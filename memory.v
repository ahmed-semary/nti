==> flow/design.v <==
module memory #(
    parameter AWIDTH =5,
    parameter DWIDTH =8 
) (
    input clk, wr, rd,
    input [AWIDTH-1:0] addr,
    inout [DWIDTH-1:0] data
);
    reg [DWIDTH-1:0] mem [2**AWIDTH-1:0];
    always @(posedge clk) begin
        if(wr)
            mem[addr]<=data;
    end  
    assign data = rd ? mem[addr] : 'bz ;
endmodule
======== Tool chain data of memory ========
The steps from the RTL of memory to its reports follow in flow order.
Lines are those of the file above, counted from 1.
Not given: -
design
  top ..................................... memory
  clock ................................... clk
  cell library ............................ sky130hd
  library corner .......................... tt_025C_1v80

======== Elaborated design ========
Counts by Yosys on the flattened word-level netlist (proc, flatten, opt, wreduce; memories kept). Register bits leave out memories and registers merged into their read ports (data or address); mux counts leave out enables and synchronous resets folded into registers. Print and check cells are left out. Cells with the same type and inputs are merged into one.
Memory sizes are those after Yosys's memory passes, which may raise the word count (mostly to a power of two), join words into wider ones and drop unused or constant bits.
operators by class
  mux-type cells .......................... 4
operators by type and width
  kind               number
  8-bit two-way mux  2
  5-bit two-way mux  1
  1-bit two-way mux  1
storage and ports
  memory bits (writable) .................. 256
  bits in registers ....................... 0
  bits of input ports ..................... 8
  output and inout bits ................... 8
  memories ................................ 1
  word-level cells ........................ 5
memory list
  memory  depth  bits a word  rd ports  write ports  RTL line  text
  mem     32     8            1         1            9         reg [DWIDTH-1:0] mem [2**AWIDTH-1:0];

======== Logic depth ========
Depth = most cells in a row (Yosys ltp): at word level without a register or memory, in the mapped netlist without a sequential cell, where the memories' decode and read muxes count.
depth
  depth in word-level cells ............... 2
  ABC_AREA ................................ 0
  depth in mapped cells ................... 7
  gate-level depth less buffers ........... 4

======== After synthesis ========
Source: synth_stat.txt of the flow (Yosys; design flattened, memories mapped). It holds for the ABC_AREA given above (unset counts as 0); a run with the other value may have another netlist.
synthesis totals
  buffers ................................. 35
  mapped cells ............................ 568
  cell area after synthesis ............... 10045.9 µm²
  flip-flop cells ......................... 256
  sequential area ......................... 7687.4 µm²
cell types
  cell type                   number  total area (µm²)
  sky130_fd_sc_hd__edfxtp_1   256     7.69E+03
  sky130_fd_sc_hd__mux2i_1    128     1.28E+03
  sky130_fd_sc_hd__o22ai_1    63      394.128
  sky130_fd_sc_hd__buf_2      22      110.106
  sky130_fd_sc_hd__nor2_1     29      108.854
  sky130_fd_sc_hd__nor4_1     16      100.096
  sky130_fd_sc_hd__nand4bb_1  5       56.304
  sky130_fd_sc_hd__or4b_1     4       40.038
  sky130_fd_sc_hd__nand2_1    10      37.536
  sky130_fd_sc_hd__nand4b_1   4       35.034
  sky130_fd_sc_hd__clkbuf_1   8       30.029
  sky130_fd_sc_hd__nand3b_1   4       30.029
  sky130_fd_sc_hd__or3b_2     3       26.275
  sky130_fd_sc_hd__buf_6      2       22.522
  sky130_fd_sc_hd__nor3_1     4       20.019
  sky130_fd_sc_hd__o22ai_2    1       12.512
  sky130_fd_sc_hd__or4bb_1    1       11.261
  sky130_fd_sc_hd__nand3_1    2       10.01
Not listed: further types 5, cells in them 6.

======== Worst setup path after synthesis ========
OpenSTA on the mapped netlist: ideal clock, no wires. The path of least setup slack (recovery checks aside). Input and output delay are each 20% of the period. Register names are those of the netlist, which keeps one name where synthesis merged equal registers.
path post-synthesis
  path type ............................... input to output
  start point ............................. input port addr[1]
  end point ............................... output port data[1]
  path delay .............................. 1.547 ns
  driving pins on the path ................ 7
  data required time ...................... 2.824 ns
  input delay ............................. 0.706 ns
  output delay ............................ 0.706 ns
  slack ................................... 0.571 ns
  arrival time ............................ 2.253 ns
  buffers on the path ..................... 3
  time at the first pin ................... 0.706 ns
  clock period ............................ 3.53 ns
  period reached after synthesis .......... 2.959 ns
"path delay" is the arrival time less input delay plus setup time.
A path that ends at an output port has no setup time.
"driving pins on the path": output pins that drive a net of the path, with the launching flip-flop's if there is one; two outputs of one cell count as two.
"period reached after synthesis" is the clock period less the worst setup slack; recovery checks do not enter. This is arithmetic on one report: input and output delays are still those of the set period (20% each).
Between the ends stands the longest chain of elaborated cells between them, by number of cells; it is not shown to be the way that was timed. Of several equally long chains one is given.
Each line given opens the expression or statement behind the cell; cells for indexed reads and writes are added by Yosys, which also makes memories of some case tables.
The chain passes a memory read, where the word-level depth is cut; so it can be longer than that depth.
between the ends, post-synthesis
  cells stage by stage .................... sky130_fd_sc_hd__clkbuf_1 > sky130_fd_sc_hd__buf_2 > sky130_fd_sc_hd__buf_2 > sky130_fd_sc_hd__mux2i_1 > sky130_fd_sc_hd__o22ai_1 > sky130_fd_sc_hd__nor4_1 > sky130_fd_sc_hd__nand2_1
  cells in the longest elaborated chain ... 2
  elaborated cells on any way between the ends .. 2
  RTL lines with such cells ............... 2
  those cells by class .................... mux (1); memory (1)
ends and longest elaborated chain, post-synthesis
  item                RTL line  text
  start: declaration  6         input [AWIDTH-1:0] addr,
  memory 32 x 8 bit   9         reg [DWIDTH-1:0] mem [2**AWIDTH-1:0];
  8-bit two-way mux   14        assign data = rd ? mem[addr] : 'bz ;
  end: declaration    7         inout [DWIDTH-1:0] data

======== Timing after layout ========
Path of least setup slack in the final report of run A (OpenROAD, finished layout, wires in). Where an end is a register, its clock arrival counts in the times.
path post-layout
  path type ............................... input to output
  start point ............................. input port addr[2]
  end point ............................... output port data[7]
  arrival time ............................ 3.47 ns
  time at the first pin ................... 0.97 ns
  data required time ...................... 3.89 ns
  slack ................................... 0.42 ns
  driving pins on the path ................ 8
  clock period ............................ 4.86 ns
  buffers on the path ..................... 4
  output delay ............................ 0.97 ns
  input delay ............................. 0.97 ns
Between the ends stands the longest chain of elaborated cells between them, by number of cells; it is not shown to be the way that was timed. Of several equally long chains one is given.
The chain passes a memory read, where the word-level depth is cut; so it can be longer than that depth.
between the ends, post-layout
  cells stage by stage .................... sky130_fd_sc_hd__clkdlybuf4s50_1 > sky130_fd_sc_hd__buf_4 > sky130_fd_sc_hd__buf_4 > sky130_fd_sc_hd__nand4b_1 > sky130_fd_sc_hd__o22ai_1 > sky130_fd_sc_hd__nor4_1 > sky130_fd_sc_hd__buf_4 > sky130_fd_sc_hd__nand2_1
  cells in the longest elaborated chain ... 2
  elaborated cells on any way between the ends .. 2
  RTL lines with such cells ............... 2
  those cells by class .................... mux (1); memory (1)
ends and longest elaborated chain, post-layout
  item                RTL line  text
  start: declaration  6         input [AWIDTH-1:0] addr,
  memory 32 x 8 bit   9         reg [DWIDTH-1:0] mem [2**AWIDTH-1:0];
  8-bit two-way mux   14        assign data = rd ? mem[addr] : 'bz ;
  end: declaration    7         inout [DWIDTH-1:0] data

Wiki page: memory / flow data

Record of 2 stored runs of the RTL-to-layout flow on memory, platform sky130hd. The runs are unordered. Constraints: input delay and output delay 20% of the set period each, output load 0.01 pF.

Flow files of run A
==> flow/run.sh <==
#!/bin/bash
# the make line also repeats the synthesis and layout settings of config.mk as NAME=value (left out here)
make -C /OpenROAD-flow-scripts/flow DESIGN_CONFIG=/design/flow/config.mk WORK_HOME=/design/flow/orfs CLKGATE_MAP_FILE= finish
==> flow/config.mk <==
export PLATFORM = sky130hd
export DESIGN_NAME = memory
export DESIGN_NICKNAME = memory
export VERILOG_FILES = /design/flow/design.v
export SDC_FILE = /design/flow/constraint.sdc
export NUM_CORES = 4
export LEC_CHECK = 0
export ABC_AREA = 0
export CAP_MARGIN = 20
export CELL_PAD_IN_SITES_GLOBAL_PLACEMENT = 0
export CORE_MARGIN = 2
export CORE_UTILIZATION = 23
export CTS_CLUSTER_DIAMETER = 157
export MIN_ROUTING_LAYER = met1
export PLACE_DENSITY = 0.6
export SLEW_MARGIN = 20
==> flow/constraint.sdc <==
create_clock -name core_clock -period 4.86 [get_ports {clk}]
set_input_delay 0.9720 -clock core_clock [delete_from_list [all_inputs] [get_ports {clk}]]
set_output_delay 0.9720 -clock core_clock [all_outputs]
set_load 0.01 [all_outputs]

report of run A
yosys chip area after synthesis (um^2): 10045.9
finish__design__die__area: 45364.7
finish__design__instance__area__stdcell: 11866.4
finish__timing__setup__ws: 0.421
finish__timing__setup__tns: 0.000

Flow files of run B
==> flow/run.sh <==
#!/bin/bash
# the make line also repeats the synthesis and layout settings of config.mk as NAME=value (left out here)
make -C /OpenROAD-flow-scripts/flow DESIGN_CONFIG=/design/flow/config.mk WORK_HOME=/design/flow/orfs CLKGATE_MAP_FILE= finish
==> flow/config.mk <==
export PLATFORM = sky130hd
export DESIGN_NAME = memory
export DESIGN_NICKNAME = memory
export VERILOG_FILES = /design/flow/design.v
export SDC_FILE = /design/flow/constraint.sdc
export NUM_CORES = 4
export LEC_CHECK = 0
export CAP_MARGIN = 20
export CORE_MARGIN = 2
export CORE_UTILIZATION = 40
export SETUP_SLACK_MARGIN = -0.26
export SLEW_MARGIN = 20
==> flow/constraint.sdc <==
create_clock -name core_clock -period 2.99 [get_ports {clk}]
set_input_delay 0.5980 -clock core_clock [delete_from_list [all_inputs] [get_ports {clk}]]
set_output_delay 0.5980 -clock core_clock [all_outputs]
set_load 0.01 [all_outputs]

report of run B
yosys chip area after synthesis (um^2): 10045.9
finish__design__die__area: 26398.1
finish__design__instance__area__stdcell: 12141.6
finish__timing__setup__ws: -0.180
finish__timing__setup__tns: -1.097
